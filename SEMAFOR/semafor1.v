==> flow/design.v <==
module semafor1 (
    input             clk,       	     
    input             rst_n,      		 
    input             btn,        		 
    output reg [7:0]  led      			 
);
reg [1:0] current_state, next_state;
reg btn_state;
reg CHECK;
reg [31:0] timer;
parameter VERDE_DURATA  = 48000000;   
parameter GALBEN_DURATA = 36000000;   
parameter ROSU_DURATA   = 72000000;   
parameter DELAY_DURATA  = 96000000;   
parameter STARE_INITIALA = 2'b00;					 
parameter GALBEN_MASINI  = 2'b01;   					 
parameter ROSU_MASINI    = 2'b10; 					 
parameter DELAY          = 2'b11;					 
parameter NEAPASAT = 1'b0;					
parameter APASAT   = 1'b1;
always @(posedge clk or negedge rst_n) begin
    if (~rst_n) begin								 
	timer <= 0;
        current_state = STARE_INITIALA;
        btn_state <= NEAPASAT;
	CHECK = 0;
	next_state = STARE_INITIALA;
    end else begin	
        case (btn_state)
            NEAPASAT: begin
		    if (btn) begin						 
                    	btn_state <= APASAT;					
                end
            end
            APASAT: begin	
		if (btn) begin							 
		    CHECK <= 1;
		end
		if (!btn) begin							 
		    btn_state <= NEAPASAT;	
		end
	    end
	endcase
    if (timer == 0) begin
        case (current_state)							 
            STARE_INITIALA: begin						 
		led = 8'b11011110;
                if (btn || CHECK) begin
		    CHECK <= 0;
         	    timer <= VERDE_DURATA;
                    next_state = GALBEN_MASINI;
                end
            end
            GALBEN_MASINI: begin						 
		    led = 8'b11101110;
                    timer <= GALBEN_DURATA;
                    next_state = ROSU_MASINI;
                end
            ROSU_MASINI: begin							 
		    led = 8'b11110101;
                    timer <= ROSU_DURATA;
                    next_state = DELAY;
		end
	    DELAY: begin							 
		    led = 8'b01011110;
		    timer <= DELAY_DURATA;
		    next_state = STARE_INITIALA;
		end
        endcase
            current_state = next_state;					    	 
    end
    else begin
            timer <= timer - 1;						        
        end
    end
end
endmodule      
Reports on semafor1
The steps from the RTL of semafor1 to its reports follow in flow order.
Lines are those of the file above, counted from 1.
{ "setup": {"design": "semafor1", "clock_port": "clk", "library": "sky130hd", "lib_corner": "tt_025C_1v80"} }

Word level
Source: Yosys, flattened and elaborated, memories not mapped. Widths are those after wreduce. Registers that Yosys merges into a memory's read port (data or address) are not register bits. Print and check cells do not count. Equal cells are merged and count once.
{ "bits": {"reg_bits": 44, "in_bits": 3, "output_inout_bits": 8, "word_cells": 30} }
{ "classes": {"n_addsub": 1, "equal": 6, "n_mux": 12, "n_reduce_logical": 6} }
{ "op_table": {"columns": ["operator", "count"], "rows": [
  ["32-bit parallel mux with 4-bit select", 1],
  ["32-bit two-way mux", 2],
  ["32-bit by 1-bit subtractor with 32-bit output with constant B", 1],
  ["32-bit logical NOT", 1],
  ["8-bit parallel mux with 4-bit select", 1],
  ["2-bit parallel mux with 4-bit select", 1],
  ["2-bit AND reduction", 3],
  ["1-bit two-way mux", 6],
  ["5-bit by 1-bit inequality test with 1-bit output with constant B", 1],
  ["2-bit equality test with constant B", 2],
  ["3-bit inequality test with constant B", 1],
  ["2-bit by 1-bit equality test with 1-bit output with constant B", 1],
  ["2-bit inequality test with constant B", 1],
  ["2-bit logical NOT", 1],
  ["2-bit two-way mux", 1],
  ["1-bit logical OR", 1]
]} }

Logic depth
Depth = most cells in a row (Yosys ltp): at word level without a register or memory, in the mapped netlist without a sequential cell, where the memories' decode and read muxes count.
{ "logic_depth": {"word_depth": 5, "ABC_AREA": 0, "mapped_depth": 8, "mapped_depth_nobuf": 7} }

Mapped cells and area
The flow's flattened synthesis, as Yosys stat reports it; memories are mapped. The netlist is that of the ABC_AREA named above (0 if unset); the other value can give another one.
{ "mapped": {"mapped_cells": 269, "yosys_area_mm2": 0.0026, "seqArea_mm2": 0.0011761, "flip_flops": 46, "n_buf": 17} }
{ "types": {"columns": ["cell_type", "count", "type_area_um2"], "rows": [
  ["sky130_fd_sc_hd__dfrtp_1", 41, 1.03E+03],
  ["sky130_fd_sc_hd__edfxtp_1", 5, 150.144],
  ["sky130_fd_sc_hd__ha_1", 9, 112.608],
  ["sky130_fd_sc_hd__nor3_1", 18, 90.086],
  ["sky130_fd_sc_hd__a21oi_1", 16, 80.077],
  ["sky130_fd_sc_hd__nor2_1", 20, 75.072],
  ["sky130_fd_sc_hd__o21ai_0", 15, 75.072],
  ["sky130_fd_sc_hd__o31ai_1", 9, 67.565],
  ["sky130_fd_sc_hd__or4_1", 8, 60.058],
  ["sky130_fd_sc_hd__xnor2_1", 6, 52.55],
  ["sky130_fd_sc_hd__nand2_1", 13, 48.797],
  ["sky130_fd_sc_hd__inv_1", 12, 45.043],
  ["sky130_fd_sc_hd__a22o_1", 5, 43.792],
  ["sky130_fd_sc_hd__nor4_4", 2, 42.541],
  ["sky130_fd_sc_hd__or3_1", 6, 37.536],
  ["sky130_fd_sc_hd__a2bb2oi_1", 4, 35.034],
  ["sky130_fd_sc_hd__buf_2", 7, 35.034],
  ["sky130_fd_sc_hd__nand4_1", 5, 31.28]
]} }
Not listed: further types 38, cells in them 68.

Worst setup path after synthesis
OpenSTA on the mapped netlist: ideal clock, no wires. The path of least setup slack (recovery checks aside). Input and output delay are each 20% of the period. Register names are those of the netlist, which keeps one name where synthesis merged equal registers.
{ "synth_path": {"path_kind": "register -> register", "start": "register timer[15]", "end": "register led[0]", "tclk_ns": 3.87, "setup_time_ns": 0.314, "launch_ns": 0.000, "t_arrival_ns": 2.115, "required_ns": 3.556, "slack_ns": 1.440, "path_delay_ns": 2.429, "stages": 7, "n_path_buf": 2, "synth_period_reached_ns": 2.43} }
"path_delay_ns" is the arrival time less input delay plus setup time.
"stages": output pins that drive a net of the path, with the launching flip-flop's if there is one; two outputs of one cell count as two.
"synth_period_reached_ns" = period - worst setup slack (recovery checks aside). The figure is calculated, with input and output delays left at 20% of the set period.
Between the ends stands the longest chain of elaborated cells between them, by number of cells; it is not shown to be the way that was timed. Of several equally long chains one is given.
Each line given opens the expression or statement behind the cell; cells for indexed reads and writes are added by Yosys, which also makes memories of some case tables.
At most two assigning lines are given for a register; there are more.
{ "synth_via": {"path_cell_list": "sky130_fd_sc_hd__dfrtp_1 -> sky130_fd_sc_hd__or4_1 -> sky130_fd_sc_hd__or2_1 -> sky130_fd_sc_hd__clkbuf_1 -> sky130_fd_sc_hd__nor3_2 -> sky130_fd_sc_hd__buf_2 -> sky130_fd_sc_hd__and2_1", "elab_chain_len": 2, "cells_between": 2, "cone_lines": 1, "classes_between": "2 x reduce/logical"} }
{ "synth_rtl": {"columns": ["element", "line_no", "source"], "rows": [
  ["start, declared", 10, "reg [31:0] timer;"],
  ["start, assigned", 23, "timer <= 0;"],
  ["start, assigned", 73, "timer <= timer - 1;"],
  ["32-bit logical NOT", 44, "if (timer == 0) begin"],
  ["2-bit AND reduction", null, null],
  ["end, assigned", 47, "led = 8'b11011110;"],
  ["end, assigned", 55, "led = 8'b11101110;"],
  ["end, declared", 5, "output reg [7:0] led"]
]} }

Worst path after layout
From the final timing report of entry B: the path of least setup slack in the routed layout; clock arrival at registers is part of the times.
{ "layout_path": {"path_kind": "register -> register", "start": "register timer[10]", "end": "register timer[5]", "tclk_ns": 3.06, "setup_time_ns": 0.11, "launch_ns": 0.30, "t_arrival_ns": 2.86, "required_ns": 3.25, "slack_ns": 0.39, "stages": 7, "n_path_buf": 1} }
Between the ends stands the longest chain of elaborated cells between them, by number of cells; it is not shown to be the way that was timed. Of several equally long chains one is given.
At most two assigning lines are given for a register; there are more.
{ "layout_via": {"path_cell_list": "sky130_fd_sc_hd__dfrtp_1 -> sky130_fd_sc_hd__or4_1 -> sky130_fd_sc_hd__or2_1 -> sky130_fd_sc_hd__nor4_4 -> sky130_fd_sc_hd__buf_4 -> sky130_fd_sc_hd__o21ai_1 -> sky130_fd_sc_hd__a22o_1", "elab_chain_len": 3, "cells_between": 5, "cone_lines": 1, "classes_between": "2 x eq/ne; 1 x mux; 2 x reduce/logical"} }
{ "layout_rtl": {"columns": ["element", "line_no", "source"], "rows": [
  ["start, declared", 10, "reg [31:0] timer;"],
  ["start, assigned", 23, "timer <= 0;"],
  ["start, assigned", 73, "timer <= timer - 1;"],
  ["32-bit logical NOT", 44, "if (timer == 0) begin"],
  ["5-bit by 1-bit inequality test with 1-bit output", null, null],
  ["2-bit AND reduction", null, null],
  ["end, assigned", 50, "timer <= VERDE_DURATA;"],
  ["end, assigned", 73, null],
  ["end, declared", 10, null]
]} }

Memo
Re: implementation data of semafor1

Below are 2 stored runs of the flow (Yosys, OpenROAD; platform sky130hd) on semafor1, each with its settings and what was measured, unordered. Constraints: input delay and output delay 20% of the set period each, output load 0.01 pF.
"timing.achieved_period_ns" = clock period - worst setup slack. The figure is calculated, with input and output delays left at 20% of the set period.
By "worst_path_ns" is meant the share of the clock period that the worst setup path is allowed (20% is reserved at inputs, 20% at outputs), minus its slack. Clock arrival times at its registers enter into it.
"design_power_uw": no workload was simulated; the value follows from the tool's default switching activity.

Entry A
==> flow/run.sh <==
#!/bin/bash
# the make line also repeats the synthesis and layout settings of config.mk as NAME=value (left out here)
make -C /OpenROAD-flow-scripts/flow DESIGN_CONFIG=/design/flow/config.mk WORK_HOME=/design/flow/orfs CLKGATE_MAP_FILE= finish
==> flow/config.mk <==
export PLATFORM = sky130hd
export DESIGN_NAME = semafor1
export DESIGN_NICKNAME = semafor1
export VERILOG_FILES = /design/flow/design.v
export SDC_FILE = /design/flow/constraint.sdc
export NUM_CORES = 4
export LEC_CHECK = 0
export ABC_AREA = 1
export CAP_MARGIN = 20
export CELL_PAD_IN_SITES_GLOBAL_PLACEMENT = 3
export CORE_MARGIN = 2
export CORE_UTILIZATION = 56
export CTS_CLUSTER_DIAMETER = 375
export GPL_ROUTABILITY_DRIVEN = 0
export GPL_TIMING_DRIVEN = 0
export MAX_ROUTING_LAYER = met5
export PLACE_DENSITY = 0.87
export SETUP_SLACK_MARGIN = 0.51
export SLEW_MARGIN = 20
export TNS_END_PERCENT = 50
==> flow/constraint.sdc <==
create_clock -name core_clock -period 2.98 [get_ports {clk}]
set_input_delay 0.5960 -clock core_clock [delete_from_list [all_inputs] [get_ports {clk}]]
set_output_delay 0.5960 -clock core_clock [all_outputs]
set_load 0.01 [all_outputs]

==> results of entry A, as JSON <==
{
  "outcome": "not finished: placement ended with error GPL-0301"
}

Entry B
==> flow/run.sh <==
#!/bin/bash
# the make line also repeats the synthesis and layout settings of config.mk as NAME=value (left out here)
make -C /OpenROAD-flow-scripts/flow DESIGN_CONFIG=/design/flow/config.mk WORK_HOME=/design/flow/orfs CLKGATE_MAP_FILE= finish
==> flow/config.mk <==
export PLATFORM = sky130hd
export DESIGN_NAME = semafor1
export DESIGN_NICKNAME = semafor1
export VERILOG_FILES = /design/flow/design.v
export SDC_FILE = /design/flow/constraint.sdc
export NUM_CORES = 4
export LEC_CHECK = 0
export CAP_MARGIN = 20
export CELL_PAD_IN_SITES_DETAIL_PLACEMENT = 0
export CORE_MARGIN = 7
export CORE_UTILIZATION = 48
export MAX_ROUTING_LAYER = met4
export PLACE_DENSITY = 0.87
export SETUP_SLACK_MARGIN = 0.03
export SLEW_MARGIN = 40
export TNS_END_PERCENT = 100
==> flow/constraint.sdc <==
create_clock -name core_clock -period 3.06 [get_ports {clk}]
set_input_delay 0.6120 -clock core_clock [delete_from_list [all_inputs] [get_ports {clk}]]
set_output_delay 0.6120 -clock core_clock [all_outputs]
set_load 0.01 [all_outputs]

==> results of entry B, as JSON <==
{
  "design.die.area_mm2": 0.0076729,
  "worst_path_ns": 2.67,
  "timing.worst_path_kind": "register -> register",
  "finalCellArea_mm2": 0.0028302,
  "timing.achieved_period_ns": 2.673,
  "timing.setup.ws_ns": 0.387,
  "final_setup_tns_ns": 0.000,
  "yosys.chip_area_mm2": 0.0026,
  "finish.utilization_pct": 54.7,
  "design_power_uw": 1083
}
